==> flow/design.v <==
module stopwatch(input clk, input[2:0] tag1, output reg[31:0] seconds);
	initial begin
		seconds = 0;
	end	
	parameter clk_machine = 50000000;
	reg[31:0] sec_cnt = 0;
	reg[3:0] m_sec_cnt = 0;	
	always @ (posedge clk) begin
		if(tag1 == 1) begin
			if(sec_cnt < clk_machine / 10) begin
				sec_cnt <= sec_cnt + 1;
			end
			else begin 
				sec_cnt <= 0;
				seconds <= seconds + 1;
			end
			if(seconds > 9999) begin
				seconds <= 0;
			end
		end
		else if(tag1 == 2) begin
			seconds <= 0;
		end
	end
endmodule 
---- Step by step through the tools: stopwatch ----
Tool output for the design above, in the order of the flow.
Lines are those of the file above, counted from 1.
Operators carry their Yosys type and port widths (W data, S select, Z words).
Library cell names are shortened.
A cell with - has no value.
inputs
  design top .............................. stopwatch
  clock input ............................. clk
  cell library ............................ sky130hd
  timing corner ........................... tt_025C_1v80

---- Elaborated design ----
Counts by Yosys on the flattened word-level netlist (proc, flatten, opt, wreduce; memories kept). Register bits leave out memories and registers merged into their read ports (data or address). Print and check cells are left out. Cells with the same type and inputs are merged into one.
bit counts
  bits in registers ....................... 64
  input bits .............................. 4
  output and inout port bits .............. 32
  word-level cells ........................ 15
cells by class
  add/subtract/negate cells ............... 2
  order comparisons ....................... 2
  equal/unequal tests ..................... 3
  muxes and demuxes ....................... 4
  reduce/logical cells .................... 2
operators by type and width
  operator                 number
  $mux W32                 4
  $add A32 B1 Y32 const B  2
  $gt A32 B14 Y1 const B   1
  $lt A32 B23 Y1 const B   1
  $eq A3 B1 Y1 const B     1
  $eq A3 B2 Y1 const B     1
  $ne A3 B2 Y1 const B     1
  $reduce_and A2 Y1        1
  $reduce_bool A2 Y1       1

---- Depth ----
Longest topological path by Yosys (ltp), each cell counted once; first at word level (registers and memories cut), then after technology mapping (sequential cells cut; the memories' decode and read muxes count).
logic depth
  word-level depth ........................ 4
  ABC_AREA ................................ 0
  mapped depth ............................ 6
  mapped depth without buffers ............ 5

---- Mapped cells and area ----
Source: synth_stat.txt of the flow (Yosys; design flattened, memories mapped). It holds for the ABC_AREA given above (unset counts as 0); a run with the other value may have another netlist.
cell types
  cell      number  total area (µm²)
  edfxtp_1  64      1.92E+03
  xnor2_1   17      148.893
  nor2_1    26      97.594
  nor3_1    17      85.082
  a211oi_1  8       60.058
  nor4_1    9       56.304
  xor2_1    6       52.55
  nand3_1   10      50.048
  or4_1     6       45.043
  nand4_1   7       43.792
  nand2_1   11      41.29
  inv_1     9       33.782
  o21ai_0   6       30.029
  o31ai_1   4       30.029
  a211oi_2  2       25.024
  ha_1      2       25.024
  or3_2     3       22.522
  or4_4     2       22.522
Not listed: further types 19, cells in them 28.
synthesis totals
  mapped cells ............................ 237
  chip area (Yosys) ....................... 2,994.1 µm²
  area of sequential cells ................ 1,921.8 µm²
  flip-flop cells ......................... 64
  buffers ................................. 8

---- Timing after synthesis ----
OpenSTA on the mapped netlist: ideal clock, no wires. The path of least setup slack (recovery checks aside). Input and output delay are each 20% of the period. Register names are those of the netlist, which keeps one name where synthesis merged equal registers.
timing after synthesis
  path kind ............................... input-to-reg
  from .................................... input port tag1[1]
  to ...................................... register seconds[0]
  clock period ............................ 5.47 ns
  external input delay .................... 1.094 ns
  library setup time ...................... 0.394 ns
  time at the first pin ................... 1.094 ns
  arrival time ............................ 4.739 ns
  required time ........................... 5.076 ns
  path slack .............................. 0.337 ns
  path delay .............................. 4.039 ns
  stages .................................. 4
  buffers on the path ..................... 0
  synthesis period reached ................ 5.133 ns
"path delay" = arrival - input delay + setup time.
"stages": output pins that drive a net of the path, with the launching flip-flop's if there is one; two outputs of one cell count as two.
"synthesis period reached" = period - worst setup slack (recovery checks aside). The figure is calculated, with input and output delays left at 20% of the set period.
Between the ends stands the longest chain of elaborated cells between them, by number of cells; it is not shown to be the way that was timed. Of several equally long chains one is given.
Each line given opens the expression or statement behind the cell; cells for indexed reads and writes are added by Yosys, which also makes memories of some case tables.
A register here has more assigning lines than the two given.
The path ends at the enable pin of a flip-flop; only ways to that pin are counted.
on the way, after synthesis
  cells stage by stage .................... nor3b_1 -> nand4_1 -> a211o_1 -> o31a_1
  cells in the longest elaborated chain ... 3
  elaborated cells on any way between the ends .. 5
  RTL lines with such cells ............... 2
  those cells by class .................... 3 x eq/ne; 2 x reduce/logical
RTL lines, path after synthesis
  what               RTL line  source
  start, declared    1         module stopwatch(input clk, input[2:0] tag1, output reg[31:0] seconds);
  $eq A3 B1 Y1       9         if(tag1 == 1) begin
  $ne A3 B2 Y1       -
  $reduce_and A2 Y1  -
  end, assigned      15        seconds <= seconds + 1;
  end, assigned      18        seconds <= 0;
  end, declared      1

---- Worst path after layout ----
From the final timing report of job 1: the path of least setup slack in the routed layout; clock arrival at registers is part of the times.
timing post-layout
  path kind ............................... input-to-reg
  from .................................... input port tag1[0]
  to ...................................... register seconds[26]
  clock period ............................ 10.2 ns
  external input delay .................... 2.04 ns
  library setup time ...................... 0.24 ns
  time at the first pin ................... 2.04 ns
  arrival time ............................ 4.38 ns
  required time ........................... 10.30 ns
  path slack .............................. 5.92 ns
  stages .................................. 6
  buffers on the path ..................... 2
Between the ends stands the longest chain of elaborated cells between them, by number of cells; it is not shown to be the way that was timed. Of several equally long chains one is given.
A register here has more assigning lines than the two given.
The path ends at the enable pin of a flip-flop; only ways to that pin are counted.
on the way, post-layout
  cells stage by stage .................... clkdlybuf4s50_1 -> nor3b_2 -> nand4_1 -> a211o_1 -> o31a_2 -> buf_16
  cells in the longest elaborated chain ... 3
  elaborated cells on any way between the ends .. 5
  RTL lines with such cells ............... 2
  those cells by class .................... 3 x eq/ne; 2 x reduce/logical
RTL lines, path post-layout
  what               RTL line  source
  start, declared    1         module stopwatch(input clk, input[2:0] tag1, output reg[31:0] seconds);
  $eq A3 B1 Y1       9         if(tag1 == 1) begin
  $ne A3 B2 Y1       -
  $reduce_and A2 Y1  -
  end, assigned      15        seconds <= seconds + 1;
  end, assigned      18        seconds <= 0;
  end, declared      1

Appendix: measured runs

Measured results for stopwatch: 2 stored runs of the Yosys and OpenROAD flow on sky130hd. The settings differ; the order carries no meaning. The constraints put input and output delay at 20% of the set period each and load the outputs with 0.01 pF.
"reached clock period" is the run's clock period less its worst setup slack. It is reckoned from that one timing run; input and output delays stay at 20% of the period that was set.
By "critical path time" is meant the share of the clock period that the worst setup path is allowed (20% is reserved at inputs, 20% at outputs), minus its slack. Clock arrival times at its registers enter into it.
"total power after layout" rests on the timing tool's default activity at the inputs, not on a simulated workload.

======== job 1 ========
==> flow/run.sh <==
#!/bin/bash
# the make line also repeats the synthesis and layout settings of config.mk as NAME=value (left out here)
make -C /OpenROAD-flow-scripts/flow DESIGN_CONFIG=/design/flow/config.mk WORK_HOME=/design/flow/orfs CLKGATE_MAP_FILE= finish
==> flow/config.mk <==
export PLATFORM = sky130hd
export DESIGN_NAME = stopwatch
export DESIGN_NICKNAME = stopwatch
export VERILOG_FILES = /design/flow/design.v
export SDC_FILE = /design/flow/constraint.sdc
export NUM_CORES = 4
export LEC_CHECK = 0
export CAP_MARGIN = 20
export CELL_PAD_IN_SITES_GLOBAL_PLACEMENT = 2
export CORE_ASPECT_RATIO = 1.4
export CORE_MARGIN = 2
export CORE_UTILIZATION = 39
export CTS_CLUSTER_DIAMETER = 53
export CTS_CLUSTER_SIZE = 17
export GPL_TIMING_DRIVEN = 0
export PLACE_DENSITY = 0.37
export SLEW_MARGIN = 35
==> flow/constraint.sdc <==
create_clock -name core_clock -period 10.2 [get_ports {clk}]
set_input_delay 2.0400 -clock core_clock [delete_from_list [all_inputs] [get_ports {clk}]]
set_output_delay 2.0400 -clock core_clock [all_outputs]
set_load 0.01 [all_outputs]

-------- measured, job 1 --------
  worst slack on setup checks ............. 5.925 ns
  synthesis area .......................... 2,994.1 µm²
  utilization after routing ............... 51.1%
  total power after layout ................ 0.5381 mW
  std-cell area (final layout) ............ 3,787.4 µm²
  reached clock period .................... 4.275 ns
  critical path time ...................... 2.24 ns
  type of the worst setup path ............ input-to-reg
  overall die area ........................ 8,404.0 µm²
  worst-case hold slack ................... 0.641 ns
  final setup TNS ......................... 0.000 ns

======== job 2 ========
==> flow/run.sh <==
#!/bin/bash
# the make line also repeats the synthesis and layout settings of config.mk as NAME=value (left out here)
make -C /OpenROAD-flow-scripts/flow DESIGN_CONFIG=/design/flow/config.mk WORK_HOME=/design/flow/orfs CLKGATE_MAP_FILE= finish
==> flow/config.mk <==
export PLATFORM = sky130hd
export DESIGN_NAME = stopwatch
export DESIGN_NICKNAME = stopwatch
export VERILOG_FILES = /design/flow/design.v
export SDC_FILE = /design/flow/constraint.sdc
export NUM_CORES = 4
export LEC_CHECK = 0
export CAP_MARGIN = 20
export CORE_MARGIN = 2
export CORE_UTILIZATION = 40
export SLEW_MARGIN = 20
==> flow/constraint.sdc <==
create_clock -name core_clock -period 7.31 [get_ports {clk}]
set_input_delay 1.4620 -clock core_clock [delete_from_list [all_inputs] [get_ports {clk}]]
set_output_delay 1.4620 -clock core_clock [all_outputs]
set_load 0.01 [all_outputs]

-------- measured, job 2 --------
  worst slack on setup checks ............. 3.696 ns
  synthesis area .......................... 2,994.1 µm²
  utilization after routing ............... 52.2%
  total power after layout ................ 0.8355 mW
  std-cell area (final layout) ............ 3,786.1 µm²
  reached clock period .................... 3.614 ns
  critical path time ...................... 2.15 ns
  type of the worst setup path ............ input-to-reg
  overall die area ........................ 8,193.0 µm²
  worst-case hold slack ................... 0.631 ns
  final setup TNS ......................... 0.000 ns
