==> flow/design.v <==
module keypad(
	 input clk,
	    output reg [3:0] row,
	    input [3:0] col,
	    output reg [31:0] KeypadPress,
		 output reg [1:0] pressed
);
	initial begin
		pressed = 0;
	end
	parameter zero = 4'd0, one = 4'd1, two = 4'd2, three = 4'd3, four = 4'd4, five = 4'd5, six = 4'd6, seven = 4'd7, eight = 4'd8, nine = 4'd9, A = 4'd10, B = 4'd11, C = 4'd12, D = 4'd13, hashtag = 4'd14, star = 4'd15;
	parameter clock_freq = 50000000;
	parameter debounce_time = clock_freq/100;
	reg[31:0] cnt_clk = 0;
	reg[31:0] cnt_it = 0;
	always @ (posedge clk) begin
		if(cnt_clk < debounce_time) begin
			cnt_clk <= cnt_clk + 1;
		end
		else begin
			cnt_clk <= 0;
			if(cnt_it == 0) row <= 4'b0111;
			else if(cnt_it == 1) row <= 4'b1011;
			else if(cnt_it == 2) row <= 4'b1101;
			else if(cnt_it == 3) row <= 4'b1110;
			if(cnt_it >= 3) cnt_it <= 0;
			else cnt_it <= cnt_it + 1;
			if(~&col) begin
				pressed = (pressed + 1) & 1;
				if(~row[0] && ~col[0]) KeypadPress <= one;
				else if(~row[0] && ~col[1]) KeypadPress <= two;
				else if(~row[0] && ~col[2]) KeypadPress <= three;
				else if(~row[0] && ~col[3]) KeypadPress <= A;
				else if(~row[1] && ~col[0]) KeypadPress <= four;
				else if(~row[1] && ~col[1]) KeypadPress <= five;
				else if(~row[1] && ~col[2]) KeypadPress <= six;
				else if(~row[1] && ~col[3]) KeypadPress <= B;
				else if(~row[2] && ~col[0]) KeypadPress <= seven;
				else if(~row[2] && ~col[1]) KeypadPress <= eight;
				else if(~row[2] && ~col[2]) KeypadPress <= nine;
				else if(~row[2] && ~col[3]) KeypadPress <= C;
				else if(~row[3] && ~col[0]) KeypadPress <= star;
				else if(~row[3] && ~col[1]) KeypadPress <= zero;
				else if(~row[3] && ~col[2]) KeypadPress <= hashtag;
				else if(~row[3] && ~col[3]) KeypadPress <= D;  
			end
		end 
	end
endmodule 
Reports on keypad. What the tools print for keypad, step after step. Lines are those of the file above, counted from 1. Cell names lack the library's common part. The mark n/a stands for no value.

Top module: keypad. Clock port: clk. Library: sky130hd. Corner: tt_025C_1v80.

Word-level counts. Source: Yosys, flattened and elaborated, memories not mapped. Widths are those after wreduce. Registers that Yosys merges into a memory's read port (data or address) are not register bits. Print and check cells do not count. Equal cells are merged and count once.

The entry for add/sub/neg operators reads 3. For magnitude comparators the number is 2. Eq/ne operators: 3. For multiplexer cells the number is 18. Bitwise operators: 10. The figure for reductions and logical operators is 27.

Operator list (number): 32-bit by 1-bit adder with 32-bit output (second input constant) (2); 32-bit by 2-bit == test with 1-bit output (second input constant) (2); 4-bit two-way mux (16); 32-bit by 1-bit == test with 1-bit output (second input constant) (1); 32-bit by 19-bit < comparator with 1-bit output (second input constant) (1); 32-bit by 2-bit >= comparator with 1-bit output (second input constant) (1); 32-bit zero test (1); 1-bit logical AND (16); 16-bit nonzero test (1); 1-bit inverter (10); 3-bit OR reduction (2); 2-bit AND reduction (2); 4-bit AND reduction (1); 4-bit nonzero test (1); 4-bit OR reduction (1); 2-bit two-way mux (2); 3-bit AND reduction (1); 2-bit OR reduction (1); 1-bit adder (second input constant) (1).

For register bits the number is 73. Under output and inout bits stands 38. Elaborated cells: 72.

Longest topological paths. Yosys ltp: most cells in a row. Word level: on the elaborated netlist, between registers, memories and ports. Mapped: between sequential cells and ports; inverters and the memories' decode and read muxes count.

Under word-level depth stands 17. For ABC_AREA the number is 0. The figure for gate-level depth with buffers is 6. The figure for depth with buffers taken out is 5.

After synthesis. Yosys stat after the flow's synthesis: flattened, memories mapped to cells. It holds for the ABC_AREA given above (unset counts as 0); a run with the other value may have another netlist.

Cell types (number): edfxtp_1 (41); dfxtp_1 (32); buf_4 (29); a21oi_1 (17); nor4_1 (12); ha_1 (5); nand4_1 (10); xor2_1 (7); xnor2_1 (6); nand2_1 (11); nand3_1 (7); nor3_1 (7); o21ai_0 (7); nand2b_1 (5); a22oi_1 (4); a21oi_2 (3); nor2_1 (7); nand3_2 (2).

Other cell types: 28; their cells: 42.

Under mapped cells stands 254. The entry for cell area after synthesis reads 0.0030792 mm^2. The figure for sequential area is 0.0018718 mm^2. Flip-flops: 73.

Worst setup path after synthesis. Source: OpenSTA report_checks on the synthesized netlist (no wires, ideal clock, input and output delay 20% of the period each), path of least setup slack; recovery checks are left aside. Register names are those of the netlist, which keeps one name where synthesis merged equal registers.

Kind: register to register. Start: register cnt_clk[8]. End: register cnt_it[0]. Period: 3.27 ns. The figure for library setup time is 0.421 ns. For time at the first pin the number is 0.000 ns. The figure for arrival is 2.071 ns. The entry for required time reads 2.849 ns. Under slack stands 0.778 ns. Under path delay stands 2.492 ns. For stages the number is 5. Path buffers: 0. The entry for period reached after synthesis reads 2.492 ns.

"path delay" = arrival - input delay + setup time. "stages" counts driving pins, that of a launching flip-flop among them; a cell with two outputs on the path counts twice. "period reached after synthesis" is the clock period less the worst setup slack; recovery checks do not enter. This is arithmetic on one report: input and output delays are still those of the set period (20% each). Between the ends stands the longest chain of elaborated cells between them, by number of cells; it is not shown to be the way that was timed. Of several equally long chains one is given. Each line given opens the expression or statement behind the cell; cells for indexed reads and writes are added by Yosys, which also makes memories of some case tables.

Cell sequence: dfxtp_1 o31ai_1 nand2_1 a211oi_1 nor2_1. Under length of the longest elaborated chain stands 1. Elaborated cells between the ends (all ways): 1. The entry for source lines of those cells reads 1. Classes of those cells: compare (1).

Ends and longest elaborated chain, after synthesis: from (decl) (line 14) `reg[31:0] cnt_clk = 0;`; from (assign) (line 18) `cnt_clk <= cnt_clk + 1;`; from (assign) (line 21) `cnt_clk <= 0;`; 32-bit by 19-bit < comparator with 1-bit output (line 17) `if(cnt_clk < debounce_time) begin`; to (assign) (line 26) `if(cnt_it >= 3) cnt_it <= 0;`; to (assign) (line 27) `else cnt_it <= cnt_it + 1;`; to (decl) (line 15) `reg[31:0] cnt_it = 0;`.

Timing after layout. Path of least setup slack in the final report of run 2 (OpenROAD, finished layout, wires in). Where an end is a register, its clock arrival counts in the times.

Kind: input to register. Start: input col[1]. End: register KeypadPress[2]. Period: 4.81 ns. External input delay: 0.96 ns. The figure for library setup time is 0.36 ns. For time at the first pin the number is 0.96 ns. The figure for arrival is 2.47 ns. The entry for required time reads 4.79 ns. Under slack stands 2.32 ns. For stages the number is 5. Path buffers: 2.

Between the ends stands the longest chain of elaborated cells between them, by number of cells; it is not shown to be the way that was timed. Of several equally long chains one is given. A register here has more assigning lines than the two given. The path ends at the enable pin of a flip-flop; only ways to that pin are counted.

Cell sequence: clkdlybuf4s50_1 clkbuf_1 nand4_1 o21ai_0 nor3_1. Under length of the longest elaborated chain stands 4. Elaborated cells between the ends (all ways): 9. Classes of those cells: logic (2); reduce/logical (7).

Ends and longest elaborated chain, post-layout: from (decl) (line 4) `input [3:0] col,`; 1-bit inverter (line 31) `else if(~row[0] && ~col[1]) KeypadPress <= two;`; 1-bit logical AND (line 31); 16-bit nonzero test; 3-bit AND reduction; to (assign) (line 30) `if(~row[0] && ~col[0]) KeypadPress <= one;`; to (assign) (line 31); to (decl) (line 5) `output reg [31:0] KeypadPress,`.

## Implementation results

Below are 2 stored runs of the flow (Yosys, OpenROAD; platform sky130hd) on keypad, each with its settings and what was measured, unordered. Constraints: input delay and output delay 20% of the set period each, output load 0.01 pF. "period achieved" is the run's clock period less its worst setup slack. It is reckoned from that one timing run; input and output delays stay at 20% of the period that was set. "time used up by the worst setup path": the worst setup path's part of the clock period (all of it between registers, 20% less for each end at a port) less its slack. A launch clock that arrives late makes it longer, a capture clock that arrives late makes it shorter. By "total design power" is meant OpenSTA's value without simulated activity: inputs other than the clock are taken to toggle once in ten clock periods, and the tool carries that through the logic.

Run 1 has these settings: period_ns 4.48; CORE_UTILIZATION 69; PLACE_DENSITY_LB_ADDON 0.25; CORE_ASPECT_RATIO 0.98; CORE_MARGIN 9; CELL_PAD_IN_SITES_GLOBAL_PLACEMENT 2; CELL_PAD_IN_SITES_DETAIL_PLACEMENT 2; TNS_END_PERCENT 90; GPL_ROUTABILITY_DRIVEN 1; CAP_MARGIN 10; SLEW_MARGIN 10; MAX_ROUTING_LAYER met4. Outcome: did not finish, placement stopped with FLW-0024.

Run 2 has these settings: period_ns 4.81; CORE_UTILIZATION 17; PLACE_DENSITY_LB_ADDON 0.06; HOLD_SLACK_MARGIN 0.0; CORE_ASPECT_RATIO 1.1; CELL_PAD_IN_SITES_GLOBAL_PLACEMENT 2; GPL_TIMING_DRIVEN 0; CTS_CLUSTER_SIZE 31; SLEW_MARGIN 30; MAX_ROUTING_LAYER met5; CAP_MARGIN 20; CORE_MARGIN 2. The lowest hold slack comes to 0.496 ns. The synthesis area reads 0.0030792 mm^2. The measured final utilization is 23.0%. The total negative slack reads 0.000 ns. The period achieved stands at 2.491 ns. The measured standard-cell area after routing is 0.0040777 mm^2. The measured time used up by the worst setup path is 1.53 ns. Worst path kind: input to register. The die size is 0.0192069 mm^2. The total design power is 1.370 mW. The measured worst setup slack after layout is 2.319 ns.
